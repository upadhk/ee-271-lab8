==> flow/design.v <==
module count(reset, in, displayTens, displayOnes, guesses);
	input logic reset, in;
	output logic [6:0] displayTens, displayOnes;
	output logic [7:0] guesses;
	logic [3:0] countOnes, countTens;
	always @(posedge in or posedge reset) begin  
		if (reset) begin
			countOnes <= 4'b0000;
			countTens <= 4'b0000;
			guesses <= 0;
		end else if (in) begin
			guesses = guesses + 1;
			if (countOnes < 9)
				countOnes <= countOnes + 4'b0001;	 
			else begin
				if (countTens < 9)
					countTens <= countTens + 1;		 
				else begin
					countTens <= 0;
				end
				countOnes = 0;
			end
		end
	end
	always_comb begin
		case (countOnes)
			4'b0000: displayOnes = 7'b1000000;	 
			4'b0001: displayOnes = 7'b1111001;	 
			4'b0010: displayOnes = 7'b0100100;	 
			4'b0011: displayOnes = 7'b0110000;	 
			4'b0100: displayOnes = 7'b0011001;	 
			4'b0101: displayOnes = 7'b0010010;	 
			4'b0110: displayOnes = 7'b0000010;	 
			4'b0111: displayOnes = 7'b1111000;	 
			4'b1000: displayOnes = 7'b0000000;	 
			4'b1001: displayOnes = 7'b0010000;	 
			default: displayOnes = 7'b1111111;
		endcase
	end
	always_comb begin
		case (countTens)
			4'b0000: displayTens = 7'b1000000;	 
			4'b0001: displayTens = 7'b1111001;	 
			4'b0010: displayTens = 7'b0100100;	 
			4'b0011: displayTens = 7'b0110000;	 
			4'b0100: displayTens = 7'b0011001;	 
			4'b0101: displayTens = 7'b0010010;	 
			4'b0110: displayTens = 7'b0000010;	 
			4'b0111: displayTens = 7'b1111000;	 
			4'b1000: displayTens = 7'b0000000;	 
			4'b1001: displayTens = 7'b0010000;	 
			default: displayTens = 7'b1111111;
		endcase
	end
endmodule
From RTL to reports: count
Tool output for the design above, in the order of the flow.
Line numbers count from 1 in the design file above.
Cell names lack the library's common part.
Not given: n/a
- top: count
- clock input: in
- library: sky130hd
- library corner: tt_025C_1v80

After elaboration
Source: Yosys, flattened and elaborated, memories not mapped. Widths are those after wreduce; folded enables and synchronous resets count as part of the registers. Registers that Yosys merges into a memory's read port (data or address) are not register bits. Print and check cells do not count. Equal cells are merged and count once.
Memory sizes are those after Yosys's memory passes, which may raise the word count (mostly to a power of two), join words into wider ones and drop unused or constant bits.
- flip-flop bits (word level): 16
- bits in read-only memories: 224
- memories kept: 2
- input bits at 2
- noted output and inout bits: 22
- cells after elaboration at 12
- add/sub/neg operators at 3
- $lt $le $gt $ge: 2
- noted multiplexer cells: 2
- memory list (memory ; depth ; width ; rd ports ; write ports ; line ; text):
    (name not given) ; 16 ; 7 ; 1 ; 0 ; 41 ; case (countTens)
    (name not given) ; 16 ; 7 ; 1 ; 0 ; 26 ; case (countOnes)
- operators with widths (kind ; count):
    4-bit by 1-bit adder with 4-bit output with constant B ; 2
    4-bit < comparator with constant B ; 2
    8-bit by 1-bit adder with 8-bit output with constant B ; 1
    4-bit two-way mux ; 2

Depth
Yosys ltp: most cells in a row. Word level: on the elaborated netlist, between registers, memories and ports. Mapped: between sequential cells and ports; inverters and the memories' decode and read muxes count.
- word-level depth: 2
- ABC_AREA: 0
- mapped depth: 5
- depth with buffers taken out: 5

After synthesis
Source: synth_stat.txt of the flow (Yosys; design flattened, memories mapped). It holds for the ABC_AREA given above (unset counts as 0); a run with the other value may have another netlist.
- noted cell count: 117
- synthesis area: 0.001061 mm2
- sequential part of the area: 0.0004004 mm2
- noted flip-flops: 16
- noted buffer cells: 4
- cells by type (cell ; count ; total area (um2)):
    dfrtp_1 ; 16 ; 400.384
    ha_1 ; 11 ; 137.632
    a21oi_1 ; 11 ; 55.053
    o21ai_0 ; 10 ; 50.048
    nor2_1 ; 12 ; 45.043
    nand2b_1 ; 7 ; 43.792
    xor2_1 ; 4 ; 35.034
    nand2_1 ; 8 ; 30.029
    inv_1 ; 7 ; 26.275
    xnor2_1 ; 3 ; 26.275
    o41ai_2 ; 1 ; 16.266
    nand3_1 ; 3 ; 15.014
    o31ai_1 ; 2 ; 15.014
    a211oi_2 ; 1 ; 12.512
    nor2b_1 ; 2 ; 12.512
    o22ai_2 ; 1 ; 12.512
    or2_1 ; 2 ; 12.512
    buf_6 ; 1 ; 11.261
Other cell types: 14; their cells: 15.

Worst setup path after synthesis
Path of least setup slack by OpenSTA after synthesis, without wires, with an ideal clock, recovery checks aside; 20% of the period is set as input and as output delay. Where synthesis merged equal registers, the netlist keeps one of their names.
- path kind: register -> output
- from: register countOnes[1]
- to: output displayOnes[4]
- noted clock period: 1690 ps
- output delay at 338 ps
- time at the first pin: 0 ps
- arrival time at 1165 ps
- noted required time: 1352 ps
- noted slack: 187 ps
- noted delay of the path: 1165 ps
- stages on the path: 6
- noted path buffers: 0
- noted synthesis period reached: 1503 ps
"delay of the path" = arrival - input delay + setup time.
At an output port there is no setup time.
"stages on the path": output pins that drive a net of the path, with the launching flip-flop's if there is one; two outputs of one cell count as two.
"synthesis period reached" is the clock period less the worst setup slack; recovery checks do not enter. This is arithmetic on one report: input and output delays are still those of the set period (20% each).
The rows between start and end are the longest chain of elaborated cells between them; the timing report does not say that the signal goes this way. Where chains are equally long, one stands for them.
A line is the first line of the expression or statement that the cell stems from. Yosys adds cells for indexed reads and writes and turns some case tables into memories.
A memory read counts as a cell of the chain, while the word-level depth stops at memories.
A register here has more assigning lines than the two given.
- cells stage by stage: dfrtp_1 > inv_1 > ha_1 > nor2b_1 > nand2_1 > a21boi_1
- noted cells in the longest elaborated chain: 1
- elaborated cells on any way between the ends at 1
- noted RTL lines with such cells: 1
- those cells by class: 1 x memory
- ends and longest elaborated chain, after synthesis (item ; line ; text):
    from (decl) ; 5 ; logic [3:0] countOnes, countTens;
    from (assign) ; 8 ; countOnes <= 4'b0000;
    from (assign) ; 14 ; countOnes <= countOnes + 4'b0001;
    memory 16 x 7 bit ; 26 ; case (countOnes)
    to (decl) ; 3 ; output logic [6:0] displayTens, displayOnes;

Path in the finished layout
From the final timing report of stored run 1: the path of least setup slack in the routed layout; clock arrival at registers is part of the times.
The path's times are printed in steps of 10 ps; the period is the one set.
- path kind: register -> output
- from: register countOnes[0]
- to: output displayOnes[5]
- noted clock period: 1470 ps
- output delay at 290 ps
- time at the first pin: 300 ps
- arrival time at 1620 ps
- noted required time: 1180 ps
- noted slack: -440 ps
- stages on the path: 7
- noted path buffers: 1
The rows between start and end are the longest chain of elaborated cells between them; the timing report does not say that the signal goes this way. Where chains are equally long, one stands for them.
A memory read counts as a cell of the chain, while the word-level depth stops at memories.
A register here has more assigning lines than the two given.
- cells stage by stage: dfrtp_1 > inv_2 > ha_4 > or2b_4 > a21oi_2 > nor2_1 > buf_2
- noted cells in the longest elaborated chain: 1
- elaborated cells on any way between the ends at 1
- noted RTL lines with such cells: 1
- those cells by class: 1 x memory
- ends and longest elaborated chain, post-layout (item ; line ; text):
    from (decl) ; 5 ; logic [3:0] countOnes, countTens;
    from (assign) ; 8 ; countOnes <= 4'b0000;
    from (assign) ; 14 ; countOnes <= countOnes + 4'b0001;
    memory 16 x 7 bit ; 26 ; case (countOnes)
    to (decl) ; 3 ; output logic [6:0] displayTens, displayOnes;

Appendix: measured runs

Record of 2 stored runs of the RTL-to-layout flow on count, platform sky130hd. The runs are unordered. Constraints: input delay and output delay 20% of the set period each, output load 0.01 pF.
"time of the worst setup path" is the time allowed to the run's worst setup path (the clock period less input and output delay, where it has them) less its slack. Clock arrival times count: a late capture clock shortens it, a late launch clock lengthens it.
"time of the worst setup path" is known to 10 ps.

Stored run 1
Settings were period_ns = 1.47; CORE_UTILIZATION = 36; CAP_MARGIN = 20; CORE_MARGIN = 2; SLEW_MARGIN = 20
- area of the synthesized netlist at 0.001061 mm2
- noted the area of the die: 0.0033977 mm2
- standard-cell area after layout: 0.0018968 mm2
- post-layout utilization: 68.2 %
- worst setup slack after layout: -441 ps
- noted the time of the worst setup path: 1620 ps
- class of the worst setup path: register -> output

Stored run 2
Settings were period_ns = 2.13; CORE_UTILIZATION = 41; PLACE_DENSITY = 0.85; HOLD_SLACK_MARGIN = 0.23; CORE_ASPECT_RATIO = 1.72; CELL_PAD_IN_SITES_GLOBAL_PLACEMENT = 0; CTS_CLUSTER_DIAMETER = 79; CAP_MARGIN = 40; CORE_MARGIN = 2; SLEW_MARGIN = 20
- area of the synthesized netlist at 0.001061 mm2
- noted the area of the die: 0.0030259 mm2
- standard-cell area after layout: 0.0014401 mm2
- post-layout utilization: 57.8 %
- worst setup slack after layout: 77 ps
- noted the time of the worst setup path: 1630 ps
- class of the worst setup path: register -> output
